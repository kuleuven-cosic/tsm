==> flow/design.v <==
`timescale 1ns / 1ps
module timesharing_andgate2_thirdorder(clk, rand_bit, rand_composable_bit, input_share1, input_share2, input_share3, input_share4, output_share1, output_share2, output_share3, output_share4);
input clk;
input [18:1] rand_bit;
input [12:1] rand_composable_bit;
input [2:1] input_share1;
input [2:1] input_share2;
input [2:1] input_share3;
input [2:1] input_share4;
output output_share1;
output output_share2;
output output_share3;
output output_share4;
wire a_share1, b_share1;
wire a_share2, b_share2;
wire a_share3, b_share3;
wire a_share4, b_share4;
assign a_share1 = input_share1[1] ^ rand_composable_bit[11] ^ rand_composable_bit[7] ^ rand_composable_bit[1];
assign b_share1 = input_share1[2] ^ rand_composable_bit[12] ^ rand_composable_bit[8] ^ rand_composable_bit[2];
assign a_share2 = input_share2[1] ^ rand_composable_bit[11] ^ rand_composable_bit[9] ^ rand_composable_bit[3];
assign b_share2 = input_share2[2] ^ rand_composable_bit[12] ^ rand_composable_bit[10] ^ rand_composable_bit[4];
assign a_share3 = input_share3[1] ^ rand_composable_bit[7] ^ rand_composable_bit[9] ^ rand_composable_bit[5];
assign b_share3 = input_share3[2] ^ rand_composable_bit[8] ^ rand_composable_bit[10] ^ rand_composable_bit[6];
assign a_share4 = input_share4[1] ^ rand_composable_bit[1] ^ rand_composable_bit[3] ^ rand_composable_bit[5];
assign b_share4 = input_share4[2] ^ rand_composable_bit[2] ^ rand_composable_bit[4] ^ rand_composable_bit[6];
wire a_subscript0_share1, b_subscript0_share1, ab_subscript0_share1 ;
wire a_subscript0_share2, b_subscript0_share2, ab_subscript0_share2 ;
assign a_subscript0_share1  = a_share1  ^ rand_bit[1];
assign b_subscript0_share1  = b_share1  ^ rand_bit[2];
assign ab_subscript0_share1 = a_share1 & b_share1 ^ rand_bit[3];
assign a_subscript0_share2  = rand_bit[1] ;
assign b_subscript0_share2  = rand_bit[2] ;
assign ab_subscript0_share2 = rand_bit[3] ;
reg a_subscript0_share1_reg, b_subscript0_share1_reg, ab_subscript0_share1_reg ;
reg a_subscript0_share2_reg, b_subscript0_share2_reg, ab_subscript0_share2_reg ;
reg a_share2_reg, b_share2_reg ;
reg a_share3_reg, b_share3_reg ;
reg a_share4_reg, b_share4_reg ;
always@(posedge clk)
begin
	a_subscript0_share1_reg  <= a_subscript0_share1 ;
	b_subscript0_share1_reg  <= b_subscript0_share1 ;
	ab_subscript0_share1_reg <= ab_subscript0_share1 ;
	a_subscript0_share2_reg  <= a_subscript0_share2 ;
	b_subscript0_share2_reg  <= b_subscript0_share2 ;
	ab_subscript0_share2_reg <= ab_subscript0_share2 ;
	a_share2_reg <= a_share2 ;
	b_share2_reg <= b_share2 ;
	a_share3_reg <= a_share3 ;
	b_share3_reg <= b_share3 ;
	a_share4_reg <= a_share4 ;
	b_share4_reg <= b_share4 ;
end
wire a_subscript1_share1, a_subscript1_share2, a_subscript1_share3 ;
wire b_subscript1_share1, b_subscript1_share2, b_subscript1_share3 ;
wire ab_subscript1_share1, ab_subscript1_share2, ab_subscript1_share3 ;
assign ab_subscript1_share1 = ab_subscript0_share1_reg ^ a_subscript0_share1_reg & b_share2_reg ^ b_subscript0_share1_reg & a_share2_reg  ^ rand_bit[4];
assign ab_subscript1_share2 = ab_subscript0_share2_reg ^ a_subscript0_share2_reg & b_share2_reg ^ b_subscript0_share2_reg & a_share2_reg ^ a_share2_reg & b_share2_reg  ^ rand_bit[5];
assign ab_subscript1_share3 = rand_bit[4] ^ rand_bit[5];
assign a_subscript1_share1 = a_subscript0_share1_reg ^ rand_bit[6];
assign a_subscript1_share2 = a_subscript0_share2_reg ^ a_share2_reg  ^ rand_bit[7];
assign a_subscript1_share3 = rand_bit[6] ^ rand_bit[7];
assign b_subscript1_share1 = b_subscript0_share1_reg ^ rand_bit[8];
assign b_subscript1_share2 = b_subscript0_share2_reg ^ b_share2_reg  ^ rand_bit[9];
assign b_subscript1_share3 = rand_bit[8] ^ rand_bit[9];
reg a_subscript1_share1_reg, b_subscript1_share1_reg, ab_subscript1_share1_reg ;
reg a_subscript1_share2_reg, b_subscript1_share2_reg, ab_subscript1_share2_reg ;
reg a_subscript1_share3_reg, b_subscript1_share3_reg, ab_subscript1_share3_reg ;
reg a_share3_reg2, b_share3_reg2 ;
reg a_share4_reg2, b_share4_reg2 ;
always@(posedge clk)
begin
	a_subscript1_share1_reg  <= a_subscript1_share1 ;
	b_subscript1_share1_reg  <= b_subscript1_share1 ;
	ab_subscript1_share1_reg <= ab_subscript1_share1 ;
	a_subscript1_share2_reg  <= a_subscript1_share2 ;
	b_subscript1_share2_reg  <= b_subscript1_share2 ;
	ab_subscript1_share2_reg <= ab_subscript1_share2 ;
	 a_subscript1_share3_reg  <= a_subscript1_share3 ;
	 b_subscript1_share3_reg  <= b_subscript1_share3 ;
	ab_subscript1_share3_reg <= ab_subscript1_share3 ;
	a_share3_reg2 <= a_share3_reg ;
	b_share3_reg2 <= b_share3_reg ;
	a_share4_reg2 <= a_share4_reg ;
	b_share4_reg2 <= b_share4_reg ;
end
wire ab_subscript2_share1, ab_subscript2_share2, ab_subscript2_share3 , ab_subscript2_share4 ;
wire a_subscript2_share1, a_subscript2_share2,   a_subscript2_share3  , a_subscript2_share4 ;
wire b_subscript2_share1, b_subscript2_share2,   b_subscript2_share3  , b_subscript2_share4 ;
assign ab_subscript2_share1 = ab_subscript1_share1_reg ^ a_subscript1_share1_reg & b_share3_reg2 ^ b_subscript1_share1_reg & a_share3_reg2                                 ^ rand_bit[10] ;
assign ab_subscript2_share2 = ab_subscript1_share2_reg ^ a_subscript1_share2_reg & b_share3_reg2 ^ b_subscript1_share2_reg & a_share3_reg2                                 ^ rand_bit[11] ;
assign ab_subscript2_share3 = ab_subscript1_share3_reg ^ a_subscript1_share3_reg & b_share3_reg2 ^ b_subscript1_share3_reg & a_share3_reg2 ^ a_share3_reg2 & b_share3_reg2 ^ rand_bit[12] ;
assign ab_subscript2_share4 = rand_bit[10] ^ rand_bit[11] ^ rand_bit[12] ;
assign a_subscript2_share1 = a_subscript1_share1_reg                 ^ rand_bit[13];
assign a_subscript2_share2 = a_subscript1_share2_reg                 ^ rand_bit[14];
assign a_subscript2_share3 = a_subscript1_share3_reg ^ a_share3_reg2 ^ rand_bit[15];
assign a_subscript2_share4 = rand_bit[13] ^ rand_bit[14] ^ rand_bit[15] ;
assign b_subscript2_share1 = b_subscript1_share1_reg                 ^ rand_bit[16] ;
assign b_subscript2_share2 = b_subscript1_share2_reg                 ^ rand_bit[17] ;
assign b_subscript2_share3 = b_subscript1_share3_reg ^ b_share3_reg2 ^ rand_bit[18] ;
assign b_subscript2_share4 = rand_bit[16] ^ rand_bit[17] ^ rand_bit[18] ;
reg a_subscript2_share1_reg, b_subscript2_share1_reg, ab_subscript2_share1_reg ;
reg a_subscript2_share2_reg, b_subscript2_share2_reg, ab_subscript2_share2_reg ;
reg a_subscript2_share3_reg, b_subscript2_share3_reg, ab_subscript2_share3_reg ;
reg a_subscript2_share4_reg, b_subscript2_share4_reg, ab_subscript2_share4_reg ;
reg a_share4_reg3, b_share4_reg3 ;
always@(posedge clk)
begin
	a_subscript2_share1_reg  <= a_subscript2_share1 ;
	b_subscript2_share1_reg  <= b_subscript2_share1 ;
	ab_subscript2_share1_reg <= ab_subscript2_share1 ;
	a_subscript2_share2_reg  <= a_subscript2_share2 ;
	b_subscript2_share2_reg  <= b_subscript2_share2 ;
	ab_subscript2_share2_reg <= ab_subscript2_share2 ;
	 a_subscript2_share3_reg  <= a_subscript2_share3 ;
	 b_subscript2_share3_reg  <= b_subscript2_share3 ;
	ab_subscript2_share3_reg <= ab_subscript2_share3 ;
	 a_subscript2_share4_reg  <= a_subscript2_share4 ;
	 b_subscript2_share4_reg  <= b_subscript2_share4 ;
	ab_subscript2_share4_reg <= ab_subscript2_share4 ;
	a_share4_reg3 <= a_share4_reg2 ;
	b_share4_reg3 <= b_share4_reg2 ;
end
wire ab_subscript3_share1, ab_subscript3_share2, ab_subscript3_share3 , ab_subscript3_share4 ;
assign ab_subscript3_share1 = ab_subscript2_share1_reg ^ a_subscript2_share1_reg & b_share4_reg3 ^ b_subscript2_share1_reg & a_share4_reg3                                  ;
assign ab_subscript3_share2 = ab_subscript2_share2_reg ^ a_subscript2_share2_reg & b_share4_reg3 ^ b_subscript2_share2_reg & a_share4_reg3                                  ;
assign ab_subscript3_share3 = ab_subscript2_share3_reg ^ a_subscript2_share3_reg & b_share4_reg3 ^ b_subscript2_share3_reg & a_share4_reg3                                  ;
assign ab_subscript3_share4 = ab_subscript2_share4_reg ^ a_subscript2_share4_reg & b_share4_reg3 ^ b_subscript2_share4_reg & a_share4_reg3 ^ a_share4_reg3 & b_share4_reg3  ;
assign output_share1 =  ab_subscript3_share1 ;
assign output_share2 =  ab_subscript3_share2 ;
assign output_share3 =  ab_subscript3_share3 ;
assign output_share4 =  ab_subscript3_share4 ;
endmodule
# --- Tool chain data of timesharing_andgate2_thirdorder ---
# The steps from the RTL of timesharing_andgate2_thirdorder to its reports follow in flow order.
# Line numbers count from 1 in the design file above.
# Operators carry their Yosys type and port widths (W data, S select, Z words).
setup:
  top_module: "timesharing_andgate2_thirdorder"
  clock_port: "clk"
  library: "sky130hd"
  pvt_corner: "tt_025C_1v80"

# --- Elaborated design ---
# Counts by Yosys on the flattened word-level netlist (proc, flatten, opt, wreduce; memories kept). Register bits leave out memories and registers merged into their read ports (data or address); mux counts leave out enables and synchronous resets folded into registers. Print and check cells are left out. Cells with the same type and inputs are merged into one.
op_classes:
  n_logic: 98
ops:
  columns: ["op", "n"]
  rows:
  - ["$xor A1 B1 Y1", 76]
  - ["$and A1 B1 Y1", 22]
word_totals:
  reg_bits: 39
  input_bits: 39
  output_inout_bits: 4
  wordCells: 137

# --- Logic depth ---
# Depth = most cells in a row (Yosys ltp): at word level without a register or memory, in the mapped netlist without a sequential cell, where the memories' decode and read muxes count.
logic_depth:
  word_depth: 5
  ABC_AREA: 0
  depth_mapped: 4
  mapped_depth_nobuf: 4

# --- After synthesis ---
# The flow's flattened synthesis, as Yosys stat reports it; memories are mapped. The netlist is that of the ABC_AREA named above (0 if unset); the other value can give another one.
# Totals and module areas in this step are rounded.
synth_totals:
  cell_count: 134
  area_um2: 1540
  seq_area_um2: 781
  flip_flops: 39
  n_buf: 0
by_type:
  columns: ["cell_type", "n", "area_total_um2"]
  rows:
  - ["sky130_fd_sc_hd__dfxtp_1", 39, 780.749]
  - ["sky130_fd_sc_hd__xnor2_1", 49, 429.162]
  - ["sky130_fd_sc_hd__xor2_1", 21, 183.926]
  - ["sky130_fd_sc_hd__nand2_1", 12, 45.043]
  - ["sky130_fd_sc_hd__a32oi_1", 3, 26.275]
  - ["sky130_fd_sc_hd__mux2_4", 1, 15.014]
  - ["sky130_fd_sc_hd__nor2_1", 4, 15.014]
  - ["sky130_fd_sc_hd__nand2b_1", 2, 12.512]
  - ["sky130_fd_sc_hd__mux2_1", 1, 11.261]
  - ["sky130_fd_sc_hd__mux2_2", 1, 11.261]
  - ["sky130_fd_sc_hd__nand2b_2", 1, 8.758]

# --- Path before layout ---
# Path of least setup slack by OpenSTA after synthesis, without wires, with an ideal clock, recovery checks aside; 20% of the period is set as input and as output delay. Where synthesis merged equal registers, the netlist keeps one of their names.
synth_timing:
  kind: "register to output"
  startpoint: "reg b_share4_reg3"
  endpoint: "out output_share4"
  period_ns: 1.52
  out_delay_ns: 0.304
  launch_ns: 0.000
  arrival_time_ns: 1.039
  t_required_ns: 1.216
  setup_slack_ns: 0.177
  delay_ns: 1.039
  driving_pins: 4
  path_buffers: 0
  period_less_setup_slack_ns: 1.343
# "delay_ns" = arrival - input delay + setup time.
# A path that ends at an output port has no setup time.
# "driving_pins": output pins that drive a net of the path, with the launching flip-flop's if there is one; two outputs of one cell count as two.
# "period_less_setup_slack_ns" is the clock period less the worst setup slack; recovery checks do not enter. This is arithmetic on one report: input and output delays are still those of the set period (20% each).
# Between the ends stands the longest chain of elaborated cells between them, by number of cells; it is not shown to be the way that was timed. Of several equally long chains one is given.
# A line is the first line of the expression or statement that the cell stems from. Yosys adds cells for indexed reads and writes and turns some case tables into memories.
synth_between:
  path_cell_list: "sky130_fd_sc_hd__dfxtp_1 > sky130_fd_sc_hd__mux2_1 > sky130_fd_sc_hd__a32oi_1 > sky130_fd_sc_hd__xnor2_1"
  elab_chain_cells: 4
  cone_cells: 5
  cone_lines: 1
  cone_classes: "5 x logic"
synth_rtl:
  columns: ["element", "line", "source"]
  rows:
  - ["start, declared", 106, "reg a_share4_reg3, b_share4_reg3 ;"]
  - ["start, assigned", 122, "b_share4_reg3 <= b_share4_reg2 ;"]
  - ["$and A1 B1 Y1", 128, "assign ab_subscript3_share4 = ab_subscript2_share4_reg ^ a_subscript2_share4_reg & b_share4_reg3 ^ b_subscript ..."]
  - ["$xor A1 B1 Y1 (3 in a row)", 128, null]
  - ["end, declared", 13, "output output_share4;"]

# --- Worst path after layout ---
# Path of least setup slack in the final report of record 1 (OpenROAD, finished layout, wires in). Where an end is a register, its clock arrival counts in the times.
layout_timing:
  kind: "register to output"
  startpoint: "reg a_subscript2_share4_reg"
  endpoint: "out output_share4"
  period_ns: 1.76
  out_delay_ns: 0.35
  launch_ns: 0.29
  arrival_time_ns: 1.49
  t_required_ns: 1.41
  setup_slack_ns: -0.08
  driving_pins: 6
  path_buffers: 1
# Between the ends stands the longest chain of elaborated cells between them, by number of cells; it is not shown to be the way that was timed. Of several equally long chains one is given.
layout_between:
  path_cell_list: "sky130_fd_sc_hd__dfxtp_2 > sky130_fd_sc_hd__nor2_1 > sky130_fd_sc_hd__mux2_1 > sky130_fd_sc_hd__a32oi_2 > sky130_fd_sc_hd__xnor2_1 > sky130_fd_sc_hd__buf_2"
  elab_chain_cells: 4
  cone_cells: 4
  cone_lines: 1
  cone_classes: "4 x logic"
layout_rtl:
  columns: ["element", "line", "source"]
  rows:
  - ["start, declared", 105, "reg a_subscript2_share4_reg, b_subscript2_share4_reg, ab_subscript2_share4_reg ;"]
  - ["start, assigned", 118, "a_subscript2_share4_reg <= a_subscript2_share4 ;"]
  - ["$and A1 B1 Y1", 128, "assign ab_subscript3_share4 = ab_subscript2_share4_reg ^ a_subscript2_share4_reg & b_share4_reg3 ^ b_subscript ..."]
  - ["$xor A1 B1 Y1 (3 in a row)", 128, null]
  - ["end, declared", 13, "output output_share4;"]

# timesharing_andgate2_thirdorder through Yosys and OpenROAD on sky130hd: 2 stored runs, unordered, with their settings and measured results. The constraints put input and output delay at 20% of the set period each and load the outputs with 0.01 pF.
# "achieved_clock_period_ns" means the clock period less the worst setup slack. The figure is calculated, with input and output delays left at 20% of the set period.
# "worstPathTime_ns" is the time allowed to the run's worst setup path (the clock period less input and output delay, where it has them) less its slack. Clock arrival times count: a late capture clock shortens it, a late launch clock lengthens it.
# The results are shown rounded.
runs:
  - name: "record 1"
    settings:
      period_ns: 1.76
      CORE_UTILIZATION: 24
      SETUP_SLACK_MARGIN: -0.15
      PLACE_DENSITY_LB_ADDON: 0.16
      HOLD_SLACK_MARGIN: 0.15
      CELL_PAD_IN_SITES_GLOBAL_PLACEMENT: 1
      CELL_PAD_IN_SITES_DETAIL_PLACEMENT: 0
      CAP_MARGIN: 20
      SLEW_MARGIN: 35
      MIN_ROUTING_LAYER: "met1"
      CORE_MARGIN: 2
    results:
      achieved_clock_period_ns: 1.842
      tns_setup_ns: -0.082
      setup_ws_ns: -0.082
      synthArea_um2: 1540
      cell_area_final_um2: 2160
      timing.hold.ws_ns: 0.328
      worstPathTime_ns: 1.49
      worstPathKind: "register to output"
      utilization_pct: 34.3
      design.die.area_um2: 7070
  - name: "record 2"
    settings:
      period_ns: 0.757
      CORE_UTILIZATION: 47
      SETUP_SLACK_MARGIN: 0.17
      PLACE_DENSITY: 0.84
      CORE_ASPECT_RATIO: 0.91
      CELL_PAD_IN_SITES_GLOBAL_PLACEMENT: 2
      ABC_AREA: 1
      GPL_ROUTABILITY_DRIVEN: 0
      CTS_CLUSTER_SIZE: 99
      CAP_MARGIN: 20
      CORE_MARGIN: 2
      SLEW_MARGIN: 20
    outcome: "did not finish, placement stopped with GPL-0301"
